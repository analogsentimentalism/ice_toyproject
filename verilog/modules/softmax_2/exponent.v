==> flow/design.v <==
`timescale 1 ns / 10 ps
module floatAdd (floatA,floatB,sum);
input [7:0] floatA, floatB;
output reg [7:0] sum;
reg sign;
reg [3:0] exponent;
reg [2:0] mantissa;
reg [3:0] exponentA, exponentB;
reg [3:0] fractionA, fractionB, fraction;	 
reg [3:0] shiftAmount;
reg cout;
always @ (floatA or floatB) begin
	exponentA = floatA[6:3];
	exponentB = floatB[6:3];
	fractionA = {1'b1,floatA[2:0]};
	fractionB = {1'b1,floatB[2:0]}; 
	exponent = exponentA;
	if (floatA == 0) begin						 
		sum = floatB;
	end else if (floatB == 0) begin					 
		sum = floatA;
	end else begin
		if (exponentB > exponentA) begin
			shiftAmount = exponentB - exponentA;
			fractionA = fractionA >> (shiftAmount);
			exponent = exponentB;
		end else if (exponentA > exponentB) begin 
			shiftAmount = exponentA - exponentB;
			fractionB = fractionB >> (shiftAmount);
			exponent = exponentA;
		end
		if (floatA[7] == floatB[7]) begin			 
			{cout,fraction} = fractionA + fractionB;
			if (cout == 1'b1) begin
				{cout,fraction} = {cout,fraction} >> 1;
				exponent = exponent + 1;
			end
			sign = floatA[7];
		end else begin						 
			if (floatA[7] == 1'b1) begin
				{cout,fraction} = fractionB - fractionA;
			end else begin
				{cout,fraction} = fractionA - fractionB;
			end
			sign = cout;
			if (cout == 1'b1) begin
				fraction = -fraction;
			end else begin
			end
			if (fraction [3] == 0) begin
				if (fraction[2] == 1'b1) begin
					fraction = fraction << 1;
					exponent = exponent - 1;
				end else if (fraction[1] == 1'b1) begin
					fraction = fraction << 2;
					exponent = exponent - 2;
				end else if (fraction[0] == 1'b1) begin
					fraction = fraction << 3;
					exponent = exponent - 3;
                end
			end
		end
		mantissa = fraction[2:0];
		sum = {sign,exponent,mantissa};			
	end		
end
endmodule
`timescale 1 ns / 10 ps
module floatMult (floatA,floatB,product);
input [7:0] floatA, floatB;
output reg [7:0] product;
reg sign;
reg [3:0] exponent;
reg [2:0] mantissa;
reg [3:0] fractionA, fractionB;	 
reg [7:0] fraction;
always @ (floatA or floatB) begin
	if (floatA == 0 || floatB == 0) begin
		product = 0;
	end else begin
		sign = floatA[7] ^ floatB[7];
		exponent = floatA[6:3] + floatB[6:3] - 4'd7 +4'd2;
		fractionA = {1'b1,floatA[2:0]};
		fractionB = {1'b1,floatB[2:0]};
		fraction = fractionA * fractionB;
		if (fraction[7] == 1'b1) begin
			fraction = fraction << 1;
			exponent = exponent - 1; 
		end else if (fraction[6] == 1'b1) begin
			fraction = fraction << 2;
			exponent = exponent - 2;
		end else if (fraction[5] == 1'b1) begin
			fraction = fraction << 3;
			exponent = exponent - 3;
		end
		mantissa = fraction[7:5];
		product = {sign,exponent,mantissa};
	end
end
endmodule
module exponent (x,clk,enable,output_exp,ack);
parameter DATA_WIDTH=32;
localparam taylor_iter=7;
input [DATA_WIDTH-1:0] x;
input clk;
input enable;
output reg ack;
output reg [DATA_WIDTH-1:0] output_exp;
reg [DATA_WIDTH*taylor_iter-1:0] divisors;  
reg [DATA_WIDTH-1:0] mult1;  
reg [DATA_WIDTH-1:0] one_or_x;  
wire [DATA_WIDTH-1:0] out_m1;  
wire [DATA_WIDTH-1:0] out_m2;  
wire [DATA_WIDTH-1:0] output_add1;
reg [DATA_WIDTH-1:0] out_reg;  
floatMult FM1 (mult1,one_or_x,out_m1); 
floatMult FM2 (out_m1,divisors[31:0],out_m2); 
floatAdd FADD1 (out_m2,out_reg,output_add1); 
always @ (posedge clk) begin
    if(enable==1'b0) begin
        one_or_x=32'b00111111100000000000000000000000;  
        mult1=32'b00111111100000000000000000000000;  
        out_reg=32'b00000000000000000000000000000000;  
        output_exp=32'b00000000000000000000000000000000;  
        divisors=224'b00111110001010101010101010101011_00111110010011001100110011001101_00111110100000000000000000000000_00111110101010101010101010101011_00111111000000000000000000000000_00111111100000000000000000000000_00111111100000000000000000000000;
        ack=1'b0;  
    end 
    else begin
	   one_or_x=x;
	   mult1=out_m2;  
	   divisors=divisors>>32;  
	   out_reg=output_add1;
	   if(divisors==224'b00000000000000000000000000000000000000000000000000000000000000000000000000000000000000000000000000000000000000000000000000000000000000000000000000000000000000000000000000000000000000000000000000000000000000000000000000000000) 
	   begin
		  output_exp=output_add1;
		  ack=1'b1;
	   end
	  end
end
endmodule 
======== Reports on exponent ========
Tool output for the design above, in the order of the flow.
Lines are those of the file above, counted from 1.
Library cell names are shortened.
The mark n/a stands for no value.
inputs
  top ..................................... exponent
  clock port .............................. clk
  cell library ............................ sky130hd
  corner .................................. tt_025C_1v80

======== Word-level counts ========
Counts by Yosys on the flattened word-level netlist (proc, flatten, opt, wreduce; memories kept). Register bits leave out memories and registers merged into their read ports (data or address). Print and check cells are left out. Cells with the same type and inputs are merged into one.
bit counts
  output and inout bits ................... 33
  register bits ........................... 196
  bits of input ports ..................... 34
  cells after elaboration ................. 82
operators by class
  shifts and indexed selects .............. 2
  $mul .................................... 2
  equal/unequal tests ..................... 1
  reductions and logical operators ........ 9
  muxes and demuxes ....................... 36
  add/subtract/negate cells ............... 22
  bitwise gates (word level) .............. 2
  $lt $le $gt $ge ......................... 2
operators with widths
  cell                                                         count
  224-bit logical NOT                                          1
  8-bit two-way mux                                            10
  4-bit two-way mux                                            19
  4-bit by 4-bit multiplier with 8-bit output                  2
  8-bit logical NOT                                            6
  4-bit by 2-bit subtractor with 4-bit output with constant B  6
  3-bit two-way mux                                            5
  4-bit by 1-bit subtractor with 4-bit output with constant B  3
  4-bit by 4-bit subtractor with 5-bit output                  2
  4-bit by 2-bit adder with 4-bit output with constant B       2
  4-bit by 3-bit subtractor with 4-bit output with constant B  2
  4-bit adder                                                  2
  4-bit subtractor                                             2
  4-bit > comparator                                           2
  4-bit by 4-bit >> shifter with 4-bit output                  2
  4-bit by 4-bit adder with 5-bit output                       1
  5-bit two-way mux                                            1
  4-bit by 1-bit adder with 4-bit output with constant B       1
  4-bit negator                                                1
  1-bit XOR                                                    2
  1-bit logical OR                                             2
  1-bit == test                                                1
  1-bit two-way mux                                            1

======== Longest topological paths ========
Longest topological path by Yosys (ltp), each cell counted once; first at word level (registers and memories cut), then after technology mapping (sequential cells cut; the memories' decode and read muxes count).
depth
  depth after elaboration ................. 31
  ABC_AREA ................................ 0
  depth in mapped cells ................... 54

======== Netlist ========
Source: synth_stat.txt of the flow (Yosys; design flattened, memories mapped). It holds for the ABC_AREA given above (unset counts as 0); a run with the other value may have another netlist.
Totals and module areas in this step are rounded.
cell types
  type      count  area in all (um^2)
  dfxtp_1   59     1.18E+03
  ha_1      66     825.792
  fa_1      17     340.326
  inv_1     72     270.259
  and2_1    36     225.216
  o21ai_0   45     225.216
  buf_4     24     180.173
  nand2_1   48     180.173
  nor2_1    46     172.666
  a21oi_1   29     145.139
  nand2b_1  21     131.376
  xnor2_1   12     105.101
  mux2i_1   10     100.096
  nor4_1    16     100.096
  nor2b_1   13     81.328
  clkbuf_1  19     71.318
  xor2_1    8      70.067
  nand3_1   13     65.062
Not listed: further types 62, cells in them 160.
mapped netlist
  buffers ................................. 49
  mapped cells ............................ 714
  chip area (Yosys) ....................... 5800 um^2
  flip-flop cells ......................... 59
The figures by module come from a second, unflattened synthesis with its own total; it is not the netlist above.
second synthesis, totals
  cells (unflattened synthesis) ........... 672
  area (unflattened synthesis) ............ 5850 um^2
Each row is one instance without its submodules.
by module
  module     cells  area (um^2)  times used
  floatMult  112    1000         2
  floatAdd   275    1940         1
  exponent   173    1910         1

======== Path before layout ========
Source: OpenSTA report_checks on the synthesized netlist (no wires, ideal clock, input and output delay 20% of the period each), path of least setup slack; recovery checks are left aside. Register names are those of the netlist, which keeps one name where synthesis merged equal registers.
timing path after synthesis
  path type ............................... reg2reg
  from .................................... register one_or_x[2]
  to ...................................... register output_exp[6]
  clock period ............................ 24.3 ns
  path delay .............................. 11.405 ns
  arrival ................................. 11.321 ns
  required time ........................... 24.216 ns
  stages on the path ...................... 51
  path slack .............................. 12.895 ns
  launch time at the first pin ............ 0.000 ns
  library setup time ...................... 0.084 ns
  synthesis period reached ................ 11.405 ns
"path delay" is the arrival time less input delay plus setup time.
"stages on the path" counts driving pins, that of a launching flip-flop among them; a cell with two outputs on the path counts twice.
"synthesis period reached" is the clock period less the worst setup slack; recovery checks do not enter. This is arithmetic on one report: input and output delays are still those of the set period (20% each).
Between the ends stands the longest chain of elaborated cells between them, by number of cells; it is not shown to be the way that was timed. Of several equally long chains one is given.
A line is the first line of the expression or statement that the cell stems from. Yosys adds cells for indexed reads and writes and turns some case tables into memories.
between the ends, after synthesis
  cell sequence ........................... dfxtp_1 and2_1 fa_1 fa_1 ha_1 a211o_4 a21o_1 a211oi_2 buf_6 buf_2 a21oi_1 a211oi_1 ha_1 inv_1 fa_1 fa_1 inv_1 ha_1 (+15 left out) o31ai_1 a22oi_1 o21a_1 inv_1 ha_1 inv_1 fa_1 mux2_4 inv_1 ha_1 mux2i_1 mux2i_2 or2_2 a2111o_1 o31a_1 o22ai_1 mux2_4 o31ai_2
  cells in the longest elaborated chain ... 28
  elaborated cells on any way between the ends .. 59
  classes of those cells .................. 16 x add/sub; 2 x mul; 2 x compare; 1 x eq/ne; 2 x shift; 30 x mux; 1 x logic; 5 x reduce/logical
ends and longest elaborated chain, after synthesis
  item                                         RTL line  source
  from (decl)                                  111       reg [DATA_WIDTH-1:0] one_or_x;
  from (assign)                                121       one_or_x=32'b00111111100000000000000000000000;
  from (assign)                                129       one_or_x=x;
  4-bit by 4-bit multiplier with 8-bit output  85        fraction = fractionA * fractionB;
  4-bit two-way mux                            92        end else if (fraction[5] == 1'b1) begin
  4-bit two-way mux                            89        end else if (fraction[6] == 1'b1) begin
  4-bit two-way mux                            86        if (fraction[7] == 1'b1) begin
  8-bit two-way mux                            78        if (floatA == 0 || floatB == 0) begin
  4-bit adder                                  82        exponent = floatA[6:3] + floatB[6:3] - 4'd7 +4'd2;
  4-bit by 3-bit subtractor with 4-bit output  82
  (+14 left out)                               n/a
  4-bit two-way mux                            57        end else if (fraction[0] == 1'b1) begin
  4-bit two-way mux                            54        end else if (fraction[1] == 1'b1) begin
  4-bit two-way mux                            51        if (fraction[2] == 1'b1) begin
  4-bit two-way mux                            50        if (fraction [3] == 0) begin
  4-bit two-way mux                            32        if (floatA[7] == floatB[7]) begin
  8-bit two-way mux                            20        end else if (floatB == 0) begin
  8-bit two-way mux                            18        if (floatA == 0) begin
  to (assign)                                  124       output_exp=32'b00000000000000000000000000000000;
  to (assign)                                  135       output_exp=output_add1;
  to (decl)                                    108       output reg [DATA_WIDTH-1:0] output_exp;

======== Path in the finished layout ========
From the final timing report of flow run 1: the path of least setup slack in the routed layout; clock arrival at registers is part of the times.
timing path post-layout
  path type ............................... reg2reg
  from .................................... register mult1[2]
  to ...................................... register output_exp[5]
  clock period ............................ 18.7 ns
  required time ........................... 18.95 ns
  path slack .............................. 5.55 ns
  launch time at the first pin ............ 0.32 ns
  library setup time ...................... 0.08 ns
  arrival ................................. 13.40 ns
  stages on the path ...................... 46
Between the ends stands the longest chain of elaborated cells between them, by number of cells; it is not shown to be the way that was timed. Of several equally long chains one is given.
between the ends, post-layout
  cell sequence ........................... dfxtp_1 and2_1 fa_1 fa_1 inv_1 fa_1 nand2b_1 a21o_1 xor2_1 mux2i_1 a211oi_1 inv_1 fa_1 inv_1 fa_1 inv_1 fa_1 nor2b_1 (+10 left out) a21oi_1 o31ai_1 nand3_1 o21ai_0 ha_1 inv_1 fa_1 nor2b_1 o21ai_0 nand2_1 and4b_1 o21bai_1 xnor2_1 mux2i_1 o22ai_1 a311oi_1 o221ai_1 a21oi_1
  cells in the longest elaborated chain ... 28
  elaborated cells on any way between the ends .. 59
  classes of those cells .................. 16 x add/sub; 2 x mul; 2 x compare; 1 x eq/ne; 2 x shift; 30 x mux; 1 x logic; 5 x reduce/logical
ends and longest elaborated chain, post-layout
  item                                         RTL line  source
  from (decl)                                  110       reg [DATA_WIDTH-1:0] mult1;
  from (assign)                                122       mult1=32'b00111111100000000000000000000000;
  from (assign)                                130       mult1=out_m2;
  4-bit by 4-bit multiplier with 8-bit output  85        fraction = fractionA * fractionB;
  4-bit two-way mux                            92        end else if (fraction[5] == 1'b1) begin
  4-bit two-way mux                            89        end else if (fraction[6] == 1'b1) begin
  4-bit two-way mux                            86        if (fraction[7] == 1'b1) begin
  8-bit two-way mux                            78        if (floatA == 0 || floatB == 0) begin
  4-bit adder                                  82        exponent = floatA[6:3] + floatB[6:3] - 4'd7 +4'd2;
  4-bit by 3-bit subtractor with 4-bit output  82
  (+14 left out)                               n/a
  4-bit two-way mux                            57        end else if (fraction[0] == 1'b1) begin
  4-bit two-way mux                            54        end else if (fraction[1] == 1'b1) begin
  4-bit two-way mux                            51        if (fraction[2] == 1'b1) begin
  4-bit two-way mux                            50        if (fraction [3] == 0) begin
  4-bit two-way mux                            32        if (floatA[7] == floatB[7]) begin
  8-bit two-way mux                            20        end else if (floatB == 0) begin
  8-bit two-way mux                            18        if (floatA == 0) begin
  to (assign)                                  124       output_exp=32'b00000000000000000000000000000000;
  to (assign)                                  135       output_exp=output_add1;
  to (decl)                                    108       output reg [DATA_WIDTH-1:0] output_exp;

Appendix: measured runs

Flow measurements of exponent on sky130hd: 2 stored runs with different settings, listed in no order. Input and output delays are each 20% of the period that was set; the output load is 0.01 pF.
"reached clock period" means the clock period less the worst setup slack. The figure is calculated, with input and output delays left at 20% of the set period.
"worst setup path time" is the time allowed to the run's worst setup path (the clock period less input and output delay, where it has them) less its slack. Clock arrival times count: a late capture clock shortens it, a late launch clock lengthens it.
"total power after layout": no workload was simulated; the value follows from the tool's default switching activity.
Results are given in rounded form.

======== flow run 1 ========
==> flow/run.sh <==
#!/bin/bash
# the make line also repeats the synthesis and layout settings of config.mk as NAME=value (left out here)
make -C /OpenROAD-flow-scripts/flow DESIGN_CONFIG=/design/flow/config.mk WORK_HOME=/design/flow/orfs CLKGATE_MAP_FILE= finish
==> flow/config.mk <==
export PLATFORM = sky130hd
export DESIGN_NAME = exponent
export DESIGN_NICKNAME = exponent
export VERILOG_FILES = /design/flow/design.v
export SDC_FILE = /design/flow/constraint.sdc
export NUM_CORES = 4
export LEC_CHECK = 0
export ABC_AREA = 0
export CAP_MARGIN = 20
export CORE_MARGIN = 2
export CORE_UTILIZATION = 23
export CTS_CLUSTER_SIZE = 45
export GPL_TIMING_DRIVEN = 1
export MAX_ROUTING_LAYER = met5
export MIN_ROUTING_LAYER = met1
export PLACE_DENSITY_LB_ADDON = 0.18
export SETUP_SLACK_MARGIN = 1.79
export SLEW_MARGIN = 15
==> flow/constraint.sdc <==
create_clock -name core_clock -period 18.7 [get_ports {clk}]
set_input_delay 3.7400 -clock core_clock [delete_from_list [all_inputs] [get_ports {clk}]]
set_output_delay 3.7400 -clock core_clock [all_outputs]
set_load 0.01 [all_outputs]

-------- measured, flow run 1 --------
  reached clock period .................... 13.149 ns
  post-route utilization .................. 26.1%
  std-cell area (final layout) ............ 6520 um^2
  final worst hold slack .................. 0.436 ns
  total die area .......................... 26500 um^2
  total power after layout ................ 0.356 mW
  chip area after synthesis (Yosys) ....... 5800 um^2
  summed negative setup slack ............. 0.000 ns
  worst setup path time ................... 13.15 ns
  worst path kind ......................... reg2reg
  setup slack of the worst path ........... 5.55 ns

======== flow run 2 ========
==> flow/run.sh <==
#!/bin/bash
# the make line also repeats the synthesis and layout settings of config.mk as NAME=value (left out here)
make -C /OpenROAD-flow-scripts/flow DESIGN_CONFIG=/design/flow/config.mk WORK_HOME=/design/flow/orfs CLKGATE_MAP_FILE= finish
==> flow/config.mk <==
export PLATFORM = sky130hd
export DESIGN_NAME = exponent
export DESIGN_NICKNAME = exponent
export VERILOG_FILES = /design/flow/design.v
export SDC_FILE = /design/flow/constraint.sdc
export NUM_CORES = 4
export LEC_CHECK = 0
export ABC_AREA = 0
export CAP_MARGIN = 20
export CORE_MARGIN = 9
export CORE_UTILIZATION = 47
export PLACE_DENSITY = 0.88
export SLEW_MARGIN = 20
==> flow/constraint.sdc <==
create_clock -name core_clock -period 10.5 [get_ports {clk}]
set_input_delay 2.1000 -clock core_clock [delete_from_list [all_inputs] [get_ports {clk}]]
set_output_delay 2.1000 -clock core_clock [all_outputs]
set_load 0.01 [all_outputs]

-------- measured, flow run 2 --------
  reached clock period .................... 11.341 ns
  post-route utilization .................. 64.5%
  std-cell area (final layout) ............ 7750 um^2
  final worst hold slack .................. 0.440 ns
  total die area .......................... 16700 um^2
  total power after layout ................ 0.688 mW
  chip area after synthesis (Yosys) ....... 5800 um^2
  summed negative setup slack ............. -5.89 ns
  worst setup path time ................... 11.34 ns
  worst path kind ......................... reg2reg
  setup slack of the worst path ........... -0.841 ns
